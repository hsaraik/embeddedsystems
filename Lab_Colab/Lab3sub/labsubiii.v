==> flow/design.v <==
module labsubiii(rst, x, CLOCK_50, y);
	input rst;
	input [7:0] x;
	input CLOCK_50;
	output [7:0] y;
	wire [7:0] w0 ,w1, w2,w3;
	wire [7:0] out_wire;
	wire [7:0] input_res_checked;
	reg [7:0]x_1, x_2, x_3;
	assign input_res_checked=(rst)?0:x;
	assign w0 = input_res_checked >> 2;
	assign w1 = x_1 >> 2;
	assign w2 = x_2 >> 2;
	assign w3 = x_3 >> 2;
	assign out_wire = w0 + w1 + w2 + w3;
	always @(posedge CLOCK_50) begin 
		x_1 <= input_res_checked;
		x_2 <= x_1;
		x_3 <= x_2;
	end
	assign y = out_wire;
endmodule 
Reports on labsubiii
What the tools print for labsubiii, step after step. Line numbers count from 1 in the design file above. Operators: Yosys type, input widths -> output width; for muxes data width and select width s. A cell with -- has no value.

Top: labsubiii. Clock port: CLOCK_50. Library: sky130hd. Library corner: tt_025C_1v80.

Elaborated design
Source: Yosys, flattened and elaborated, memories not mapped. Widths are those after wreduce. Registers that Yosys merges into a memory's read port (data or address) are not register bits. Print and check cells do not count. Equal cells are merged and count once.

The entry for elaborated cells reads 8. The figure for flip-flop bits (word level) is 24.

Muxes and demuxes: 1. Under add/sub/neg operators stands 3.

Operator list (count): $add 7x6->8 (1); $add 8x6->8 (1); $mux 8 (1); $add 6x6->7 (1).

Longest topological paths
Yosys ltp: most cells in a row. Word level: on the elaborated netlist, between registers, memories and ports. Mapped: between sequential cells and ports; inverters and the memories' decode and read muxes count.

The entry for depth in word-level cells reads 4. Under ABC_AREA stands 0. Mapped depth: 11. For depth with buffers taken out the number is 11.

Synthesis result
The flow's flattened synthesis, as Yosys stat reports it; memories are mapped. The netlist is that of the ABC_AREA named above (0 if unset); the other value can give another one. Totals and module areas in this step are rounded.

Cell types (count): sky130_fd_sc_hd__dfxtp_1 (18); sky130_fd_sc_hd__fa_1 (12); sky130_fd_sc_hd__inv_1 (32); sky130_fd_sc_hd__ha_1 (7); sky130_fd_sc_hd__nand2b_1 (6); sky130_fd_sc_hd__xnor2_1 (3); sky130_fd_sc_hd__a211oi_2 (1); sky130_fd_sc_hd__nor2b_1 (2); sky130_fd_sc_hd__a21oi_1 (2); sky130_fd_sc_hd__o21ai_0 (2); sky130_fd_sc_hd__a21o_2 (1); sky130_fd_sc_hd__a21oi_2 (1); sky130_fd_sc_hd__o31a_1 (1); sky130_fd_sc_hd__o21a_1 (1); sky130_fd_sc_hd__o21bai_1 (1); sky130_fd_sc_hd__o21ai_1 (1); sky130_fd_sc_hd__nor2_1 (1).

For standard cells after synthesis the number is 92. Mapped flip-flops: 18. The figure for area of sequential cells is 360.3 um^2. Under buffer cells stands 0. Under chip area (Yosys) stands 967.2 um^2.

Path before layout
OpenSTA on the mapped netlist: ideal clock, no wires. The path of least setup slack (recovery checks aside). Input and output delay are each 20% of the period. Register names are those of the netlist, which keeps one name where synthesis merged equal registers.

Kind: input to output. From: input rst. To: output y[7]. Under period stands 4.89 ns. For input delay the number is 0.978 ns. Under path slack stands 0.692 ns. Arrival time: 3.220 ns. Under path buffers stands 0. The entry for output delay reads 0.978 ns. Stages on the path: 11. For delay of the path the number is 2.242 ns. For synthesis period reached the number is 4.198 ns.

"delay of the path" is the arrival time less input delay plus setup time. At an output port there is no setup time. "stages on the path": output pins that drive a net of the path, with the launching flip-flop's if there is one; two outputs of one cell count as two. "synthesis period reached" is the clock period less the worst setup slack; recovery checks do not enter. This is arithmetic on one report: input and output delays are still those of the set period (20% each). Between the ends stands the longest chain of elaborated cells between them, by number of cells; it is not shown to be the way that was timed. Of several equally long chains one is given. Each line given opens the expression or statement behind the cell; cells for indexed reads and writes are added by Yosys, which also makes memories of some case tables.

Cells stage by stage: sky130_fd_sc_hd__nand2b_1 sky130_fd_sc_hd__fa_1 sky130_fd_sc_hd__inv_1 sky130_fd_sc_hd__fa_1 sky130_fd_sc_hd__ha_1 sky130_fd_sc_hd__inv_1 sky130_fd_sc_hd__fa_1 sky130_fd_sc_hd__nor2b_1 sky130_fd_sc_hd__o31a_1 sky130_fd_sc_hd__o21ai_1 sky130_fd_sc_hd__nand2b_1. Length of the longest elaborated chain: 4. Under elaborated cells between the ends (all ways) stands 4. Under RTL lines with such cells stands 2.

Ends and longest elaborated chain, post-synthesis: start: declaration (line 2) `input rst;`; $mux 8 (line 10) `assign input_res_checked=(rst)?0:x;`; $add 6x6->7 (line 15) `assign out_wire = w0 + w1 + w2 + w3;`; $add 7x6->8 (line 15); $add 8x6->8 (line 15); end: declaration (line 5) `output [7:0] y;`.

Timing after layout
Path of least setup slack in the final report of flow run 1 (OpenROAD, finished layout, wires in). Where an end is a register, its clock arrival counts in the times.

Kind: input to output. From: input x[4]. To: output y[6]. Under path slack stands 0.31 ns. Arrival time: 4.23 ns. For input delay the number is 1.14 ns. Under period stands 5.68 ns. The entry for output delay reads 1.14 ns. Stages on the path: 11. Under path buffers stands 2.

Between the ends stands the longest chain of elaborated cells between them, by number of cells; it is not shown to be the way that was timed. Of several equally long chains one is given.

Cells stage by stage: sky130_fd_sc_hd__clkdlybuf4s50_1 sky130_fd_sc_hd__nand2b_1 sky130_fd_sc_hd__fa_1 sky130_fd_sc_hd__fa_1 sky130_fd_sc_hd__inv_1 sky130_fd_sc_hd__ha_1 sky130_fd_sc_hd__a211oi_2 sky130_fd_sc_hd__o21bai_1 sky130_fd_sc_hd__a21oi_2 sky130_fd_sc_hd__xnor2_1 sky130_fd_sc_hd__clkdlybuf4s50_1. Length of the longest elaborated chain: 4. Under elaborated cells between the ends (all ways) stands 4. Under RTL lines with such cells stands 2.

Ends and longest elaborated chain, post-layout: start: declaration (line 3) `input [7:0] x;`; $mux 8 (line 10) `assign input_res_checked=(rst)?0:x;`; $add 6x6->7 (line 15) `assign out_wire = w0 + w1 + w2 + w3;`; $add 7x6->8 (line 15); $add 8x6->8 (line 15); end: declaration (line 5) `output [7:0] y;`.

Subject: flow runs of labsubiii

Hi,

Top module labsubiii; platform sky130hd; tools Yosys and OpenROAD; 2 stored runs in no particular order. Input and output delays are each 20% of the period that was set; the output load is 0.01 pF. "achieved period" = clock period - worst setup slack. The figure is calculated, with input and output delays left at 20% of the set period. "worst path time" is the time allowed to the run's worst setup path (the clock period less input and output delay, where it has them) less its slack. Clock arrival times count: a late capture clock shortens it, a late launch clock lengthens it. "power" rests on the timing tool's default activity at the inputs, not on a simulated workload. Values from the reports are rounded here.

Files of flow run 1:
==> flow/run.sh <==
#!/bin/bash
# the make line also repeats the synthesis and layout settings of config.mk as NAME=value (left out here)
make -C /OpenROAD-flow-scripts/flow DESIGN_CONFIG=/design/flow/config.mk WORK_HOME=/design/flow/orfs CLKGATE_MAP_FILE= finish
==> flow/config.mk <==
export PLATFORM = sky130hd
export DESIGN_NAME = labsubiii
export DESIGN_NICKNAME = labsubiii
export VERILOG_FILES = /design/flow/design.v
export SDC_FILE = /design/flow/constraint.sdc
export NUM_CORES = 4
export LEC_CHECK = 0
export CAP_MARGIN = 20
export CELL_PAD_IN_SITES_GLOBAL_PLACEMENT = 2
export CORE_ASPECT_RATIO = 0.54
export CORE_MARGIN = 4
export CORE_UTILIZATION = 45
export CTS_CLUSTER_SIZE = 73
export GPL_ROUTABILITY_DRIVEN = 0
export GPL_TIMING_DRIVEN = 0
export PLACE_DENSITY_LB_ADDON = 0.27
export SETUP_SLACK_MARGIN = 0.11
export SLEW_MARGIN = 20
==> flow/constraint.sdc <==
create_clock -name core_clock -period 5.68 [get_ports {CLOCK_50}]
set_input_delay 1.1360 -clock core_clock [delete_from_list [all_inputs] [get_ports {CLOCK_50}]]
set_output_delay 1.1360 -clock core_clock [all_outputs]
set_load 0.01 [all_outputs]

Results of flow run 1. The standard-cell area after routing stands at 1211 um^2. For the final design utilization the run shows 64.7 %. For the chip area in the Yosys report the run shows 967.2 um^2. The measured worst path time is 3.10 ns. Critical path type: input to output. The measured achieved period is 5.370 ns. The measured die area is 2991 um^2. The measured setup slack of the worst path is 0.310 ns. The measured power is 380.8 µW.

Files of flow run 2:
==> flow/run.sh <==
#!/bin/bash
# the make line also repeats the synthesis and layout settings of config.mk as NAME=value (left out here)
make -C /OpenROAD-flow-scripts/flow DESIGN_CONFIG=/design/flow/config.mk WORK_HOME=/design/flow/orfs CLKGATE_MAP_FILE= finish
==> flow/config.mk <==
export PLATFORM = sky130hd
export DESIGN_NAME = labsubiii
export DESIGN_NICKNAME = labsubiii
export VERILOG_FILES = /design/flow/design.v
export SDC_FILE = /design/flow/constraint.sdc
export NUM_CORES = 4
export LEC_CHECK = 0
export CAP_MARGIN = 20
export CORE_MARGIN = 2
export CORE_UTILIZATION = 40
export SLEW_MARGIN = 20
==> flow/constraint.sdc <==
create_clock -name core_clock -period 4.14 [get_ports {CLOCK_50}]
set_input_delay 0.8280 -clock core_clock [delete_from_list [all_inputs] [get_ports {CLOCK_50}]]
set_output_delay 0.8280 -clock core_clock [all_outputs]
set_load 0.01 [all_outputs]

Results of flow run 2. The standard-cell area after routing stands at 1325 um^2. For the final design utilization the run shows 58.8 %. For the chip area in the Yosys report the run shows 967.2 um^2. The measured worst path time is 2.41 ns. Critical path type: input to output. The measured achieved period is 4.071 ns. The measured die area is 2827 um^2. The measured setup slack of the worst path is 0.069 ns. The measured power is 522.5 µW.

Regards
